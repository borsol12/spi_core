==> flow/design.v <==
module button_handler(
    input button_0,
    input button_1,
    input clk_100,
    input s_rst,
    input a_rst,
    output logic next_count_o,
    output logic start_send_o
  );
logic next_count;
logic start_send;
always_ff @(posedge clk_100 or posedge a_rst)
    if (a_rst) begin
        next_count_o <= 0;
        start_send_o <= 0;
    end
    else if (s_rst) begin
        next_count_o <= 0;
        start_send_o <= 0;
    end
    else begin
        next_count_o <= next_count;
        start_send_o <= start_send;
    end
sync_fd sync_fd_button_0(
    .clk_i(clk_100),
    .data_i(button_0),
    .data_sync_o(),
    .data_sync_pe_o(next_count),
    .data_sync_ne_o()
    );
sync_fd sync_fd_button_1(
    .clk_i(clk_100),
    .data_i(button_1),
    .data_sync_o(),
    .data_sync_pe_o(start_send),
    .data_sync_ne_o()
    );
endmodule
package config_pkg;
    parameter P_DATA_WIDTH = 16,
              P_CLK_DIV    = 4,
              P_CS_POLAR   = 0;
endpackage
import config_pkg::*;
module clk_divider(
    input clk_100,
    input s_rst,
    input a_rst,
    input        sck_ready,
    output logic sck_out
    );
logic [$clog2(P_CLK_DIV)-1:0] clk_cnt;
always_ff @(posedge clk_100 or posedge a_rst)
    if (a_rst) begin
        sck_out <=  0;
        clk_cnt <= '0;
    end
    else if (s_rst) begin
        sck_out <=  0;
        clk_cnt <= '0;
    end
    else begin
        if (!sck_ready) begin
            if (clk_cnt == P_CLK_DIV/2 - 1) begin
                sck_out <= !sck_out;
                clk_cnt <= '0;
            end
            else begin
                clk_cnt <= clk_cnt + 1;
            end
        end
        else begin
            sck_out <= 0;
        end
    end
endmodule
package config_pkg;
    parameter P_DATA_WIDTH = 16,
              P_CLK_DIV    = 4,
              P_CS_POLAR   = 0;
endpackage
import config_pkg::*;
module data_former(
    input clk_100,
    input s_rst,
    input a_rst,
    input next_count,
    input start_send,
    input        ready,
    output logic valid,
    output logic [P_DATA_WIDTH-1:0] data
    );
logic [P_DATA_WIDTH-1:0] data_cnt;
always_ff @(posedge clk_100 or posedge a_rst)
    if (a_rst) begin
        data_cnt <= '0;
        data     <= '0;
    end
    else if (s_rst) begin
        data_cnt <= '0;
        data     <= '0;
    end
    else begin
        if      (next_count)     data_cnt <= data_cnt + 1;
        else if (valid && ready) data     <= data_cnt;
    end
always_ff @(posedge clk_100 or posedge a_rst)
    if      (a_rst) valid = 0;
    else if (s_rst) valid = 0;
    else            valid = (start_send) ? 1 : 0;
endmodule
module sync_fd(
    input clk_i,
    input data_i,
    output logic data_sync_o,
    output logic data_sync_pe_o,
    output logic data_sync_ne_o
    );
reg [2:0] data_reg;
always @(posedge clk_i) begin
    data_reg[0] <= data_i;
    data_reg[1] <= data_reg[0];
    data_reg[2] <= data_reg[1];
end
assign data_sync_o    =  data_reg[2]; 
assign data_sync_ne_o =  data_reg[2] & ~data_reg[1];
assign data_sync_pe_o = ~data_reg[2] &  data_reg[1];
endmodule
package config_pkg;
    parameter P_DATA_WIDTH = 16,
              P_CLK_DIV    = 4,
              P_CS_POLAR   = 0;
endpackage
import config_pkg::*;
module top(
    input button_0,
    input button_1,
    input clk_100,
    input s_rst,
    input a_rst,
    output logic SCK_HP,
    output logic SCK_LP,
    output logic SCK_HN,
    output logic SCK_LN,
    output logic CS,
    output logic MOSI
  );
  logic next_count_wire;
  logic start_send_wire;
  logic ready_wire;
  logic valid_wire;
  logic sck_wire;
  logic [P_DATA_WIDTH-1:0] data_wire;
  button_handler handler(
    .clk_100(clk_100),
    .s_rst(s_rst),
    .a_rst(a_rst),
    .button_0(button_0),
    .button_1(button_1),
    .next_count_o(next_count_wire),
    .start_send_o(start_send_wire)
    );
  data_former former(
    .clk_100(clk_100),
    .s_rst(s_rst),
    .a_rst(a_rst),
    .next_count(next_count_wire),
    .start_send(start_send_wire),
    .ready(ready_wire),
    .valid(valid_wire),
    .data(data_wire)
    );
  clk_divider clk_divider(
    .clk_100(clk_100),
    .s_rst(s_rst),
    .a_rst(a_rst),
    .sck_ready(ready_wire),
    .sck_out(sck_wire)
    );
  transmitter transmitter(
    .clk_100(clk_100),
    .s_rst(s_rst),
    .a_rst(a_rst),
    .sck_in(sck_wire),
    .ready(ready_wire),
    .valid(valid_wire),
    .data_in(data_wire),
    .SCK_HP(SCK_HP),
    .SCK_LP(SCK_LP),
    .SCK_HN(SCK_HN),
    .SCK_LN(SCK_LN),
    .CS(CS),
    .MOSI(MOSI)
    );
endmodule
package config_pkg;
    parameter P_DATA_WIDTH = 16,
              P_CLK_DIV    = 4,
              P_CS_POLAR   = 0;
endpackage
import config_pkg::*;
module transmitter(
    input clk_100,
    input s_rst,
    input a_rst,
    input                    sck_in,
    input                    valid,
    input [P_DATA_WIDTH-1:0] data_in,
    output logic             ready,
    output logic SCK_HP,
    output logic SCK_LP,
    output logic SCK_HN,
    output logic SCK_LN,
    output logic CS,
    output logic MOSI
    );
logic [$clog2(P_DATA_WIDTH):0] bit_cnt;
logic [P_DATA_WIDTH-1:0]       shift_reg;
logic                          sck_in_d;
typedef enum logic [1:0] {
    IDLE, DATA_START, DATA_ASSIGN, SHIFT
} statetype;
statetype state, next_state;
always @(posedge clk_100 or posedge a_rst)
    if      (a_rst) state <= IDLE;
    else if (s_rst) state <= IDLE;
    else            state <= next_state;
always_comb
    case(state)
        IDLE        : if (ready && valid) next_state <= DATA_START;
                      else                next_state <= IDLE;
        DATA_START  :                     next_state <= DATA_ASSIGN;
        DATA_ASSIGN :                     next_state <= SHIFT;
        SHIFT       : if (ready)          next_state <= IDLE;
                      else                next_state <= SHIFT;
    endcase
always_ff @(posedge clk_100 or posedge a_rst)
    if      (a_rst) sck_in_d <= 0;
    else if (s_rst) sck_in_d <= 0;
    else            sck_in_d <= sck_in;
assign sck_en = sck_in & ~sck_in_d;
always_ff @(posedge clk_100 or posedge a_rst)
    if (a_rst) begin
        ready     <=  1;
        shift_reg <= '0;
        bit_cnt   <= '0;
        MOSI      <= 'z;
        CS        <=  1;  
    end
    else if (s_rst) begin
        ready     <=  1;
        shift_reg <= '0;
        bit_cnt   <= '0;
        MOSI      <= 'z;
        CS        <=  1;  
    end
    else begin
        case(state)
            DATA_ASSIGN : begin
                shift_reg <= data_in;
                ready     <= 0;
            end
            SHIFT : begin
                if (sck_en) begin
                    if (bit_cnt < P_DATA_WIDTH) begin
                        CS         <= 0;      
                        shift_reg  <= {shift_reg[P_DATA_WIDTH-2:0], 1'b0};
                        MOSI       <= shift_reg[P_DATA_WIDTH-1];
                        bit_cnt    <= bit_cnt + 1;
                    end
                    else begin
                        MOSI    <= 'z;
                        bit_cnt <= '0;
                        ready   <=  1;
                        CS      <=  1;       
                    end
                end
            end
        endcase
    end
always_ff @(posedge clk_100 or posedge a_rst)
    if (a_rst) begin
        SCK_LP = 0;    
        SCK_HN = 1;    
    end
    else if (s_rst) begin
        SCK_LP <=  sck_in;
        SCK_HN <= !sck_in;
    end
    else begin
        SCK_LP <=  sck_in;
        SCK_HN <= !sck_in;
    end
always_ff @(negedge clk_100 or posedge a_rst)
    if (a_rst) begin
        SCK_HP = 0;    
        SCK_LN = 1;    
    end
    else if (s_rst) begin
        SCK_HP <= !sck_in;
        SCK_LN <=  sck_in;
    end
    else begin
        SCK_HP <= !sck_in;
        SCK_LN <=  sck_in;
    end
endmodule
== Step by step through the tools: top ==
The steps from the RTL of top to its reports follow in flow order.
Lines are those of the file above, counted from 1.
Operators carry their Yosys type and port widths (W data, S select, Z words).
A cell with -- has no value.
Inputs
  top module: top
  clock: clk_100
  cell library: sky130hd
  timing corner: tt_025C_1v80

== Word level ==
Counts by Yosys on the flattened word-level netlist (proc, flatten, opt, wreduce; memories kept). Register bits leave out memories and registers merged into their read ports (data or address). Print and check cells are left out.
Operators by class
  $add $sub $neg: 3
  $lt $le $gt $ge: 1
  equal/unequal tests: 9
  multiplexer cells: 40
  bitwise gates (word level): 6
  reduce/logical cells: 13
Operator list (count)
  $mux W16: 8
  $pmux W16 S2: 1
  $mux W1: 20
  $mux W5: 4
  $add A16 B1 Y16 const B: 1
  $mux W2: 5
  $reduce_bool A2 Y1: 4
  $pmux W2 S4: 1
  $ne A3 B2 Y1 const B: 2
  $reduce_and A3 Y1: 2
  $reduce_bool A3 Y1: 2
  $add A5 B1 Y5 const B: 1
  $lt A5 B5 Y1 const B: 1
  $eq A2 B1 Y1 const B: 2
  $eq A2 B2 Y1 const B: 2
  $ne A2 B2 Y1 const B: 2
  $reduce_and A2 Y1: 2
  $and A1 B1 Y1: 3
  $not A1 Y1: 3
  $ne A3 B3 Y1 const B: 1
  $add A2 B1 Y2 const B: 1
  $logic_not A2 Y1: 1
  $pmux W1 S2: 1
  $logic_and A1 B1 Y1: 1
  $logic_not A1 Y1: 1
Bit counts
  register bits: 75
  input bits: 5
  output and inout port bits: 6
  elaborated cells: 92

== Logic depth ==
Depth = most cells in a row (Yosys ltp): at word level without a register or memory, in the mapped netlist without a sequential cell, where the memories' decode and read muxes count.
Logic depth
  depth after elaboration: 5
  ABC_AREA: 0
  mapped depth: 6

== Mapped cells and area ==
The flow's flattened synthesis, as Yosys stat reports it; memories are mapped. The netlist is that of the ABC_AREA named above (0 if unset); the other value can give another one.
Mapped netlist
  mapped cells: 277
  synthesis area: 3203.1 µm²
  sequential part of the area: 1903.1 µm²
  flip-flops: 77
Cell types (count)
  sky130_fd_sc_hd__dfrtp_1: 65
  sky130_fd_sc_hd__mux2i_1: 16
  sky130_fd_sc_hd__a22o_1: 17
  sky130_fd_sc_hd__dfstp_2: 5
  sky130_fd_sc_hd__dfxtp_1: 6
  sky130_fd_sc_hd__o31ai_1: 15
  sky130_fd_sc_hd__nand2_1: 26
  sky130_fd_sc_hd__nor2_1: 23
  sky130_fd_sc_hd__xnor2_1: 8
  sky130_fd_sc_hd__xor2_1: 6
  sky130_fd_sc_hd__nor2b_1: 7
  sky130_fd_sc_hd__buf_2: 8
  sky130_fd_sc_hd__inv_1: 10
  sky130_fd_sc_hd__o21ai_0: 7
  sky130_fd_sc_hd__mux2_2: 3
  sky130_fd_sc_hd__nand3_1: 6
  sky130_fd_sc_hd__a21oi_1: 5
  sky130_fd_sc_hd__dfrtn_1: 1
Other cell types: 26; their cells: 43.
By module: a second synthesis without flattening, with its own total; a netlist apart from the flattened one above.
Second synthesis, totals
  cell total of the unflattened synthesis: 272
  area total of the unflattened synthesis: 3291.9 µm²
Rows give one instance, submodules left out.
Modules
  transmitter: times used 1, cells 129, area 1544.0 µm², sequential area 832.0 µm²
  data_former: times used 1, cells 117, area 1392.6 µm², sequential area 825.8 µm²
  sync_fd: times used 2, cells 5, area 75.1 µm², sequential area 60.1 µm²
  clk_divider: times used 1, cells 11, area 138.9 µm², sequential area 75.1 µm²
  button_handler: times used 1, cells 5, area 66.3 µm², sequential area 50.0 µm²
  top: times used 1, cells 0, area 0.0 µm², sequential area 0.0 µm²

# Flow runs of top

2 stored runs of top in the flow (synthesis by Yosys, layout by OpenROAD, sky130hd cells), in arbitrary order. Constraints: input delay and output delay 20% of the set period each, output load 0.01 pF.
"finish__power__total" is the tool's figure for a default switching activity; nothing was simulated.

Flow files of job 1
==> flow/run.sh <==
#!/bin/bash
# the make line also repeats the synthesis and layout settings of config.mk as NAME=value (left out here)
make -C /OpenROAD-flow-scripts/flow DESIGN_CONFIG=/design/flow/config.mk WORK_HOME=/design/flow/orfs CLKGATE_MAP_FILE= finish
==> flow/config.mk <==
export PLATFORM = sky130hd
export DESIGN_NAME = top
export DESIGN_NICKNAME = top
export VERILOG_FILES = /design/flow/design.v
export SDC_FILE = /design/flow/constraint.sdc
export NUM_CORES = 4
export LEC_CHECK = 0
export CAP_MARGIN = 5
export CORE_ASPECT_RATIO = 1.28
export CORE_MARGIN = 2
export CORE_UTILIZATION = 66
export GPL_ROUTABILITY_DRIVEN = 1
export MAX_ROUTING_LAYER = met4
export PLACE_DENSITY_LB_ADDON = 0.08
export SETUP_SLACK_MARGIN = 0.09
export SLEW_MARGIN = 20
==> flow/constraint.sdc <==
create_clock -name core_clock -period 1.67 [get_ports {clk_100}]
set_input_delay 0.3340 -clock core_clock [delete_from_list [all_inputs] [get_ports {clk_100}]]
set_output_delay 0.3340 -clock core_clock [all_outputs]
set_load 0.01 [all_outputs]

report of job 1
yosys chip area after synthesis (um^2): 3203.1
finish__design__die__area: 5430.6
finish__design__instance__area__stdcell: 3744.8
finish__design__instance__utilization: 0.8037
finish__timing__setup__ws: -0.480
finish__timing__setup__tns: -0.801
finish__timing__hold__ws: 0.334
finish__power__total: 3.799e-03

Flow files of job 2
==> flow/run.sh <==
#!/bin/bash
# the make line also repeats the synthesis and layout settings of config.mk as NAME=value (left out here)
make -C /OpenROAD-flow-scripts/flow DESIGN_CONFIG=/design/flow/config.mk WORK_HOME=/design/flow/orfs CLKGATE_MAP_FILE= finish
==> flow/config.mk <==
export PLATFORM = sky130hd
export DESIGN_NAME = top
export DESIGN_NICKNAME = top
export VERILOG_FILES = /design/flow/design.v
export SDC_FILE = /design/flow/constraint.sdc
export NUM_CORES = 4
export LEC_CHECK = 0
export ABC_AREA = 1
export CAP_MARGIN = 20
export CELL_PAD_IN_SITES_DETAIL_PLACEMENT = 1
export CORE_MARGIN = 5
export CORE_UTILIZATION = 24
export CTS_CLUSTER_DIAMETER = 113
export PLACE_DENSITY_LB_ADDON = 0.08
export SETUP_SLACK_MARGIN = -0.07
export SLEW_MARGIN = 20
export TNS_END_PERCENT = 35
==> flow/constraint.sdc <==
create_clock -name core_clock -period 1.62 [get_ports {clk_100}]
set_input_delay 0.3240 -clock core_clock [delete_from_list [all_inputs] [get_ports {clk_100}]]
set_output_delay 0.3240 -clock core_clock [all_outputs]
set_load 0.01 [all_outputs]

report of job 2
yosys chip area after synthesis (um^2): 3423.3
finish__design__die__area: 16752.1
finish__design__instance__area__stdcell: 4190.3
finish__design__instance__utilization: 0.3007
finish__timing__setup__ws: -0.521
finish__timing__setup__tns: -0.882
finish__timing__hold__ws: 0.327
finish__power__total: 4.531e-03
